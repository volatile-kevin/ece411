==> flow/design.v <==
package pcmux;
typedef enum bit [1:0] {
    pc_plus4  = 2'b00
    ,alu_out  = 2'b01
    ,alu_mod2 = 2'b10
} pcmux_sel_t;
endpackage
package marmux;
typedef enum bit {
    pc_out = 1'b0
    ,alu_out = 1'b1
} marmux_sel_t;
endpackage
package cmpmux;
typedef enum bit {
    rs2_out = 1'b0
    ,i_imm = 1'b1
} cmpmux_sel_t;
endpackage
package alumux;
typedef enum bit {
    rs1_out = 1'b0
    ,pc_out = 1'b1
} alumux1_sel_t;
typedef enum bit [2:0] {
    i_imm    = 3'b000
    ,u_imm   = 3'b001
    ,b_imm   = 3'b010
    ,s_imm   = 3'b011
    ,j_imm   = 3'b100
    ,rs2_out = 3'b101
} alumux2_sel_t;
endpackage
package regfilemux;
typedef enum bit [3:0] {
    alu_out   = 4'b0000
    ,br_en    = 4'b0001
    ,u_imm    = 4'b0010
    ,lw       = 4'b0011
    ,pc_plus4 = 4'b0100
    ,lb        = 4'b0101
    ,lbu       = 4'b0110   
    ,lh        = 4'b0111
    ,lhu       = 4'b1000   
} regfilemux_sel_t;
endpackage
package forwardAmux;
typedef enum bit [1:0] {
    IDEX = 2'b00
    ,EXMEM = 2'b01
    ,MEMWB = 2'b10
    ,EXMEM_rdata = 2'b11
} forwardAmux_sel_t;
endpackage
package forwardBmux;
typedef enum bit [1:0] {
    IDEX = 2'b00
    ,EXMEM = 2'b01
    ,MEMWB = 2'b10
    ,EXMEM_rdata = 2'b11
} forwardBmux_sel_t;
endpackage
package forwardCmux;
typedef enum bit {
    RS2 = 1'b0,
    MEMWB = 1'b1
} forwardCmux_sel_t;
endpackage
interface rvfi_itf(input clk, input rst);
    logic halt;
    logic commit;
    logic [63:0] order;
    logic [31:0] inst;
    logic trap;
    logic [4:0] rs1_addr;
    logic [4:0] rs2_addr;
    logic [31:0] rs1_rdata;
    logic [31:0] rs2_rdata;
    logic load_regfile;
    logic [4:0] rd_addr;
    logic [31:0] rd_wdata;
    logic [31:0] pc_rdata;
    logic [31:0] pc_wdata;
    logic [31:0] mem_addr;
    logic [3:0] mem_rmask;
    logic [3:0] mem_wmask;
    logic [31:0] mem_rdata;
    logic [31:0] mem_wdata;
    logic [15:0] errcode;
endinterface
module cacheline_adaptor
(
    input clk,
    input reset_n,
    input logic [255:0] line_i,
    output logic [255:0] line_o,
    input logic [31:0] address_i,
    input read_i,
    input write_i,
    output logic resp_o,
    input logic [63:0] burst_i,
    output logic [63:0] burst_o,
    output logic [31:0] address_o,
    output logic read_o,
    output logic write_o,
    input resp_i
);
int count = 0;
int count2 = 0;
logic [31:0] addr;
assign addr = address_i;
logic [255:0] line_out = 123;
assign line_o = line_out;
always_comb begin
    if (~reset_n) begin
    end
end 
always_ff @(posedge clk) begin
    if (read_i) begin
        read_o <= 1'b1;
        if (count == 0)
            count <= 1;
        address_o <= addr;
    end 
    if (write_i) begin 
       write_o <= 1'b1;
        if (count2 == 0)
            count2 <= 1;
        address_o <= addr;
        line_out <= line_i;
        burst_o <= line_out[63:0];
    end
    if (reset_n) begin
        count <= 0;
        count2 <= 0;
        address_o <= addr;
        burst_o <= 64'b0;
        read_o <= 1'b0;
        write_o <= 1'b0;
        line_out <= 256'b0;
        resp_o <= 1'b0;
    end
    else if ((count2 && resp_i) || count2 == 5 || count2 == 6)begin 
        if (count2 == 1) begin 
            burst_o <= line_out[127:64];
            count2 <= 2;
        end
        else if (count2 == 2) begin 
            burst_o <= line_out[191:128];
            count2 <= 3;
        end
        else if (count2 == 3) begin 
            burst_o <= line_out[255:192];
            count2 <= 4;
        end
        else if (count2 == 4) begin 
            count2 <= 5;
            write_o <= 1'b0;
        end
        else if (count2 == 5) begin
            resp_o <= 1'b1;
            count2 <= 6;
            write_o <= 1'b0;
        end
        else if (count2 == 6) begin
            resp_o <= 1'b0;
            write_o <= 1'b0;
            count2 <= 0;
        end
    end
    else if ((count && resp_i) || count == 5 || count == 6) begin
        if (count == 1) begin
            line_out[63:0] <= burst_i;
            count<=2;
        end
        else if (count == 2) begin 
            line_out[127:64] <= burst_i;
            count<=3;
        end
        else if (count == 3) begin 
            line_out[191:128] <= burst_i;
            count<=4;
        end
        else if (count == 4) begin 
            line_out[255:192] <= burst_i;
            count<=5;
            read_o <= 1'b0;
        end
        else if (count == 5) begin
            resp_o <= 1'b1;
            count<=6;
            read_o <=1'b0;
        end
        else if (count == 6) begin 
            count <= 0;
            resp_o <= 1'b0;
            read_o <= 1'b0;
            end
    end
end 
endmodule : cacheline_adaptor
## Tool chain data of cacheline_adaptor

What the tools print for cacheline_adaptor, step after step.
Lines are those of the file above, counted from 1.
Cell names lack the library's common part.
The mark - stands for no value.

- Top: cacheline_adaptor
- Clock port: clk
- Standard-cell library: sky130hd
- Corner: tt_025C_1v80

## After elaboration

Source: Yosys, flattened and elaborated, memories not mapped. Widths are those after wreduce. Registers that Yosys merges into a memory's read port (data or address) are not register bits. Print and check cells do not count. Equal cells are merged and count once.

- Equality and inequality tests: 21
- Reduce/logical cells: 12
- Muxes and demuxes: 80

Operator list:

| cell | number |
|---|---|
| 2-to-1 mux 64 bit | 27 |
| 2-to-1 mux 32 bit | 22 |
| equality test 32 x 4 -> 1 bit with constant B | 6 |
| equality test 32 x 3 -> 1 bit with constant B | 4 |
| logical AND 32 x 1 -> 1 bit | 2 |
| equality test 32 x 2 -> 1 bit with constant B | 2 |
| logical NOT 32 bit | 2 |
| 2-to-1 mux 1 bit | 31 |
| inequality test 2 bit with constant B | 8 |
| AND reduction 11 bit | 1 |
| nonzero test 3 bit | 2 |
| logical OR 1 bit | 4 |
| inequality test 3 x 1 -> 1 bit with constant B | 1 |
| nonzero test 2 bit | 1 |

- Elaborated cells: 124
- Register bits: 419

## Logic depth

Yosys ltp: most cells in a row. Word level: on the elaborated netlist, between registers, memories and ports. Mapped: between sequential cells and ports; inverters and the memories' decode and read muxes count.

- Word-level depth: 11
- ABC_AREA: 0
- Depth in mapped cells: 9
- Mapped depth without buffers: 6

## Synthesis result

The flow's flattened synthesis, as Yosys stat reports it; memories are mapped. The netlist is that of the ABC_AREA named above (0 if unset); the other value can give another one.
The area totals of this step are shown rounded.

Cell types:

| cell type | number | area in all (µm²) |
|---|---|---|
| dfxtp_1 | 387 | 7,747.43 |
| mux2i_1 | 259 | 2.59E+03 |
| a211oi_1 | 258 | 1.94E+03 |
| nor2_1 | 398 | 1.49E+03 |
| edfxtp_1 | 32 | 960.922 |
| nor4_2 | 64 | 800.768 |
| mux2_2 | 64 | 720.691 |
| clkbuf_1 | 114 | 427.91 |
| o22ai_1 | 64 | 400.384 |
| and2_1 | 59 | 369.104 |
| buf_2 | 44 | 220.211 |
| buf_6 | 7 | 78.826 |
| nor4_1 | 12 | 75.072 |
| nor3_1 | 9 | 45.043 |
| nand4_1 | 7 | 43.792 |
| a21oi_1 | 8 | 40.038 |
| nand3_1 | 7 | 35.034 |
| nand2_1 | 8 | 30.029 |

Other cell types: 25; their cells: 42.

- Buffer cells: 167
- Cell count: 1,843
- Area of sequential cells: 0.00871 mm²
- Mapped flip-flops: 419
- Cell area after synthesis: 0.0184 mm²

## Worst setup path after synthesis

OpenSTA on the mapped netlist: ideal clock, no wires. The path of least setup slack (recovery checks aside). Input and output delay are each 20% of the period. Register names are those of the netlist, which keeps one name where synthesis merged equal registers.

- Kind: input port to flip-flop
- From: input write_i
- To: register address_o[0]
- Time at the first pin: 0.662 ns
- Arrival: 2.550 ns
- Path delay: 2.278 ns
- Required time: 2.920 ns
- Setup time: 0.390 ns
- Driving pins on the path: 5
- Slack: 0.370 ns
- Period: 3.31 ns
- Buffers on the path: 4
- Period reached after synthesis: 2.94 ns

"path delay" is the arrival time less input delay plus setup time.
"driving pins on the path" counts driving pins, that of a launching flip-flop among them; a cell with two outputs on the path counts twice.
"period reached after synthesis" = period - worst setup slack (recovery checks aside). The figure is calculated, with input and output delays left at 20% of the set period.
The rows between start and end are the longest chain of elaborated cells between them; the timing report does not say that the signal goes this way. Where chains are equally long, one stands for them.
Each line given opens the expression or statement behind the cell; cells for indexed reads and writes are added by Yosys, which also makes memories of some case tables.
A register here has more assigning lines than the two given.
The path ends at the enable pin of a flip-flop; only ways to that pin are counted.

- Path through: buf_2 > buf_2 > buf_2 > buf_1 > or3_1
- Length of the longest elaborated chain: 1

Ends and longest elaborated chain, after synthesis:

| item | RTL line | source |
|---|---|---|
| from (decl) | 99 | `input write_i,` |
| nonzero test 3 bit | - |  |
| to (assign) | 123 | `address_o <= addr;` |
| to (assign) | 129 | `address_o <= addr;` |
| to (decl) | 103 | `output logic [31:0] address_o,` |

## Timing after layout

Path of least setup slack in the final report of stored run 1 (OpenROAD, finished layout, wires in). Where an end is a register, its clock arrival counts in the times.

- Kind: flip-flop to flip-flop
- From: register count[23]
- To: register line_out[45]
- Arrival: 3.25 ns
- Time at the first pin: 0.60 ns
- Period: 2.95 ns
- Required time: 3.40 ns
- Slack: 0.15 ns
- Buffers on the path: 1
- Setup time: 0.15 ns
- Driving pins on the path: 8

The rows between start and end are the longest chain of elaborated cells between them; the timing report does not say that the signal goes this way. Where chains are equally long, one stands for them.
A register here has more assigning lines than the two given.

- Path through: dfxtp_1 > nor4_1 > nand4_1 > nor4_2 > nand4_1 > buf_12 > nor2_1 > a211oi_1
- Length of the longest elaborated chain: 5

Ends and longest elaborated chain, post-layout:

| item | RTL line | source |
|---|---|---|
| from (decl) | 108 | `int count = 0;` |
| from (assign) | 122 | `count <= 1;` |
| from (assign) | 134 | `count <= 0;` |
| logical AND 32 x 1 -> 1 bit | 171 | `else if ((count && resp_i) \|\| count == 5 \|\| count == 6) begin` |
| logical OR 1 bit x2 | 171 |  |
| 2-to-1 mux 64 bit | 171 |  |
| 2-to-1 mux 64 bit | 143 | `else if ((count2 && resp_i) \|\| count2 == 5 \|\| count2 == 6)begin` |
| to (assign) | 130 | `line_out <= line_i;` |
| to (assign) | 173 | `line_out[63:0] <= burst_i;` |
| to (decl) | 112 | `logic [255:0] line_out = 123;` |

Memo
Re: implementation data of cacheline_adaptor

cacheline_adaptor through Yosys and OpenROAD on sky130hd: 2 stored runs, unordered, with their settings and measured results. The constraints put input and output delay at 20% of the set period each and load the outputs with 0.01 pF.
"period achieved" is the run's clock period less its worst setup slack. It is reckoned from that one timing run; input and output delays stay at 20% of the period that was set.
"total power of the final layout": no workload was simulated; the value follows from the tool's default switching activity.
The measured numbers are rounded.
A setting shown as - is not set for that run.

| item | stored run 1 | stored run 2 |
|---|---|---|
| period_ns | 2.95 | 2.76 |
| CORE_UTILIZATION | 16 | 23 |
| CAP_MARGIN | 20 | 25 |
| CORE_MARGIN | 2 | 2 |
| SLEW_MARGIN | 20 | 20 |
| SETUP_SLACK_MARGIN | - | -0.19 |
| PLACE_DENSITY_LB_ADDON | - | 0.13 |
| CELL_PAD_IN_SITES_DETAIL_PLACEMENT | - | 1 |
| ABC_AREA | - | 0 |
| GPL_ROUTABILITY_DRIVEN | - | 0 |
| die area (mm²) | 0.117 | 0.0821 |
| total power of the final layout (W) | 0.0161 | 0.0172 |
| final setup TNS (ns) | 0.000 | 0.000 |
| worst slack on setup checks (ns) | 0.154 | 0.173 |
| mapped cell area after synthesis (mm²) | 0.0184 | 0.0184 |
| post-route worst hold slack (ns) | 0.356 | 0.250 |
| period achieved (ns) | 2.796 | 2.587 |
| utilization (%) | 25.5 | 36.3 |
